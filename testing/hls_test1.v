==> flow/design.v <==
module HLSM (Clk, Rst, Start, Done, a, b, c, z, x);
	input Clk, Rst, Start;
	output reg Done;
	reg [3:0] Case;
	input [15:0] a;
	input [15:0] b;
	input [15:0] c;
	output reg [7:0] z;
	output reg [15:0] x;
	reg [7:0] d;
	reg [7:0] e;
	reg [7:0] f;
	reg [7:0] g;
	initial begin
		Done <= 0;
		Case <= 0;
	end
	always @(posedge Clk) begin
		if (Rst) begin
			Done <= 0;
			Case <= 0;
		end
		if (Start && Case == 0) begin
			Case <= Case + 1;
			Done <= 0;
		end
		else if (Case == 1) begin
			d = a + b;
			f = a * c;
			Case <= Case + 1;
		end
		else if (Case == 2) begin
			e = a + c;
			Case <= Case + 1;
		end
		else if (Case == 3) begin
			g = d > e;
			x = f - d  ;
			Case <= Case + 1;
		end
		else if (Case == 4) begin
			z = g ? d : e;
			Case <= Case + 1;
		end
		else if (Case == 5) begin
			Done <= 1;
			Case <= 0;
		end
	end
endmodule
# --- Reports on HLSM ---
# Tool output for the design above, in the order of the flow.
# Line numbers count from 1 in the design file above.
# Operators carry their Yosys type and port widths (W data, S select, Z words).
inputs:
  design: "HLSM"
  clock_port: "Clk"
  cell_library: "sky130hd"
  corner: "tt_025C_1v80"

# --- Word level ---
# Counts by Yosys on the flattened word-level netlist (proc, flatten, opt, wreduce; memories kept). Register bits leave out memories and registers merged into their read ports (data or address). Print and check cells are left out. Cells with the same type and inputs are merged into one.
word_totals:
  regBits: 54
  latchBits: 0
  ram_bits: 0
  mem_bits_ro: 0
  clocked_rd_ports_x_width: 0
  mem_count: 0
  input_bits: 51
  out_inout_bits: 25
  wordCells: 45
op_classes:
  addsub: 4
  n_mul: 1
  n_div: 0
  cmp: 1
  n_eq: 5
  shifts: 0
  n_mux: 14
  bitwise: 4
  reduce_and_logical: 8
op_table:
  columns: ["cell", "count"]
  rows:
  - ["$mul A16 B16 Y8", 1]
  - ["$mux W4", 7]
  - ["$add A8 B8 Y8", 2]
  - ["$sub A8 B8 Y9", 1]
  - ["$eq A4 B2 Y1 const B", 2]
  - ["$eq A4 B3 Y1 const B", 2]
  - ["$gt A8 B8 Y1", 1]
  - ["$reduce_bool A8 Y1", 1]
  - ["$mux W8", 1]
  - ["$reduce_bool A7 Y1", 1]
  - ["$mux W1", 6]
  - ["$reduce_and A5 Y1", 1]
  - ["$not A1 Y1", 4]
  - ["$add A4 B1 Y4 const B", 1]
  - ["$eq A4 B1 Y1 const B", 1]
  - ["$logic_not A4 Y1", 1]
  - ["$reduce_and A4 Y1", 1]
  - ["$reduce_and A3 Y1", 1]
  - ["$reduce_and A2 Y1", 1]
  - ["$logic_and A1 B1 Y1", 1]

# --- Depth ---
# Depth = most cells in a row (Yosys ltp): at word level without a register or memory, in the mapped netlist without a sequential cell, where the memories' decode and read muxes count.
logic_depth:
  ltp_word: 7
  abc_area: 0
  mapped_depth: 14
  depth_no_buf: 14

# --- After synthesis ---
# The flow's flattened synthesis, as Yosys stat reports it; memories are mapped. The netlist is that of the ABC_AREA named above (0 if unset); the other value can give another one.
# The area totals of this step are shown rounded.
synth_totals:
  mapped_cells: 347
  mapped_area_um2: 3700
  sequential_area_um2: 1400
  ffs: 47
  buf_cells: 9
types:
  columns: ["cell", "count", "area_total_um2"]
  rows:
  - ["sky130_fd_sc_hd__edfxtp_1", 46, 1.38E+03]
  - ["sky130_fd_sc_hd__ha_1", 50, 625.6]
  - ["sky130_fd_sc_hd__fa_1", 15, 300.288]
  - ["sky130_fd_sc_hd__xnor2_1", 27, 236.477]
  - ["sky130_fd_sc_hd__inv_1", 57, 213.955]
  - ["sky130_fd_sc_hd__and2_1", 19, 118.864]
  - ["sky130_fd_sc_hd__nand2_1", 30, 112.608]
  - ["sky130_fd_sc_hd__o21ai_0", 17, 85.082]
  - ["sky130_fd_sc_hd__xor2_1", 7, 61.309]
  - ["sky130_fd_sc_hd__a21o_1", 8, 60.058]
  - ["sky130_fd_sc_hd__buf_4", 7, 52.55]
  - ["sky130_fd_sc_hd__nor2_1", 12, 45.043]
  - ["sky130_fd_sc_hd__a21oi_2", 4, 35.034]
  - ["sky130_fd_sc_hd__o41ai_2", 2, 32.531]
  - ["sky130_fd_sc_hd__nor2b_1", 5, 31.28]
  - ["sky130_fd_sc_hd__a21oi_1", 6, 30.029]
  - ["sky130_fd_sc_hd__o21a_1", 4, 30.029]
  - ["sky130_fd_sc_hd__mux2_2", 2, 22.522]
# Not listed: further types 18, cells in them 29.

# --- Timing after synthesis ---
# Path of least setup slack by OpenSTA after synthesis, without wires, with an ideal clock, recovery checks aside; 20% of the period is set as input and as output delay. Where synthesis merged equal registers, the netlist keeps one of their names.
synth_timing:
  kind: "input to register"
  startpoint: "input port a[3]"
  endpoint: "register f[7]"
  tclk_ns: 4.83
  in_delay_ns: 0.966
  setup_ns: 0.260
  launch_ns: 0.966
  arrival_ns: 3.771
  t_required_ns: 4.570
  setup_slack_ns: 0.800
  delay_ns: 3.065
  stages: 13
  path_buffers: 0
  period_less_setup_slack_ns: 4.03
# "delay_ns" = arrival - input delay + setup time.
# "stages": output pins that drive a net of the path, with the launching flip-flop's if there is one; two outputs of one cell count as two.
# "period_less_setup_slack_ns" is the clock period less the worst setup slack; recovery checks do not enter. This is arithmetic on one report: input and output delays are still those of the set period (20% each).
# The rows between start and end are the longest chain of elaborated cells between them; the timing report does not say that the signal goes this way. Where chains are equally long, one stands for them.
# Each line given opens the expression or statement behind the cell; cells for indexed reads and writes are added by Yosys, which also makes memories of some case tables.
synth_between:
  cell_sequence: "sky130_fd_sc_hd__ha_1 sky130_fd_sc_hd__inv_1 sky130_fd_sc_hd__fa_1 sky130_fd_sc_hd__inv_1 sky130_fd_sc_hd__ha_1 sky130_fd_sc_hd__inv_1 sky130_fd_sc_hd__fa_1 sky130_fd_sc_hd__fa_1 sky130_fd_sc_hd__inv_1 sky130_fd_sc_hd__ha_1 sky130_fd_sc_hd__a21oi_1 sky130_fd_sc_hd__xnor2_1 sky130_fd_sc_hd__xnor2_1"
  elab_chain_cells: 1
  cells_between: 1
  lines_between: 1
  classes_between: "1 x mul"
synth_lines:
  columns: ["item", "line_no", "rtl"]
  rows:
  - ["start, declared", 5, "input [15:0] a;"]
  - ["$mul A16 B16 Y8", 29, "f = a * c;"]
  - ["end, assigned", 29, null]
  - ["end, declared", 12, "reg [7:0] f;"]

# --- Path in the finished layout ---
# From the final timing report of flow run A: the path of least setup slack in the routed layout; clock arrival at registers is part of the times.
layout_timing:
  kind: "input to register"
  startpoint: "input port a[2]"
  endpoint: "register f[7]"
  tclk_ns: 5.38
  in_delay_ns: 1.08
  setup_ns: 0.25
  launch_ns: 1.08
  arrival_ns: 4.68
  t_required_ns: 5.40
  setup_slack_ns: 0.72
  stages: 15
  path_buffers: 1
# The rows between start and end are the longest chain of elaborated cells between them; the timing report does not say that the signal goes this way. Where chains are equally long, one stands for them.
layout_between:
  cell_sequence: "sky130_fd_sc_hd__clkdlybuf4s50_1 sky130_fd_sc_hd__ha_1 sky130_fd_sc_hd__fa_1 sky130_fd_sc_hd__inv_1 sky130_fd_sc_hd__fa_1 sky130_fd_sc_hd__inv_1 sky130_fd_sc_hd__ha_1 sky130_fd_sc_hd__inv_1 sky130_fd_sc_hd__fa_1 sky130_fd_sc_hd__inv_1 sky130_fd_sc_hd__ha_1 sky130_fd_sc_hd__a21o_1 sky130_fd_sc_hd__a21oi_1 sky130_fd_sc_hd__xnor2_1 sky130_fd_sc_hd__xnor2_1"
  elab_chain_cells: 1
  cells_between: 1
  lines_between: 1
  classes_between: "1 x mul"
layout_lines:
  columns: ["item", "line_no", "rtl"]
  rows:
  - ["start, declared", 5, "input [15:0] a;"]
  - ["$mul A16 B16 Y8", 29, "f = a * c;"]
  - ["end, assigned", 29, null]
  - ["end, declared", 12, "reg [7:0] f;"]

# Stored flow runs of HLSM (2 of them; Yosys, OpenROAD, sky130hd). They differ in their settings and are not a sequence. Constraints: input delay and output delay 20% of the set period each, output load 0.01 pF.
# By "period_less_ws_ns" is meant the clock period of the run minus its worst setup slack. This is arithmetic on one report: input and output delays are still those of the set period (20% each).
# "worst_path_allowed_less_slack_ns" = time allowed to the worst setup path (clock period - input delay - output delay, where it has them) - its slack; a late launch clock adds to it, a late capture clock takes from it.
# Results are given in rounded form.
runs:
  - name: "flow run A"
    settings:
      period_ns: 5.38
      CORE_UTILIZATION: 15
      PLACE_DENSITY: 0.6
      CORE_MARGIN: 6
      GPL_ROUTABILITY_DRIVEN: 0
      CTS_CLUSTER_SIZE: 68
      CTS_CLUSTER_DIAMETER: 372
      CAP_MARGIN: 20
      SLEW_MARGIN: 20
    results:
      holdWs_ns: 0.50
      design_die_area_um2: 28000
      worstSetupSlack_ns: 0.72
      worst_path_allowed_less_slack_ns: 3.58
      worst_path_kind: "input to register"
      final_setup_tns_ns: 0.000
      synth_area_um2: 3700
      layout_stdcell_area_um2: 4700
      period_less_ws_ns: 4.657
  - name: "flow run B"
    settings:
      period_ns: 3.6
      CAP_MARGIN: 20
      CORE_MARGIN: 2
      CORE_UTILIZATION: 40
      SLEW_MARGIN: 20
    results:
      worst_path_allowed_less_slack_ns: 2.81
      worst_path_kind: "input to register"
      synth_area_um2: 3700
      period_less_ws_ns: 3.530
      design_die_area_um2: 10000
      layout_stdcell_area_um2: 4600
      final_setup_tns_ns: 0.000
      worstSetupSlack_ns: 0.070
      holdWs_ns: 0.52
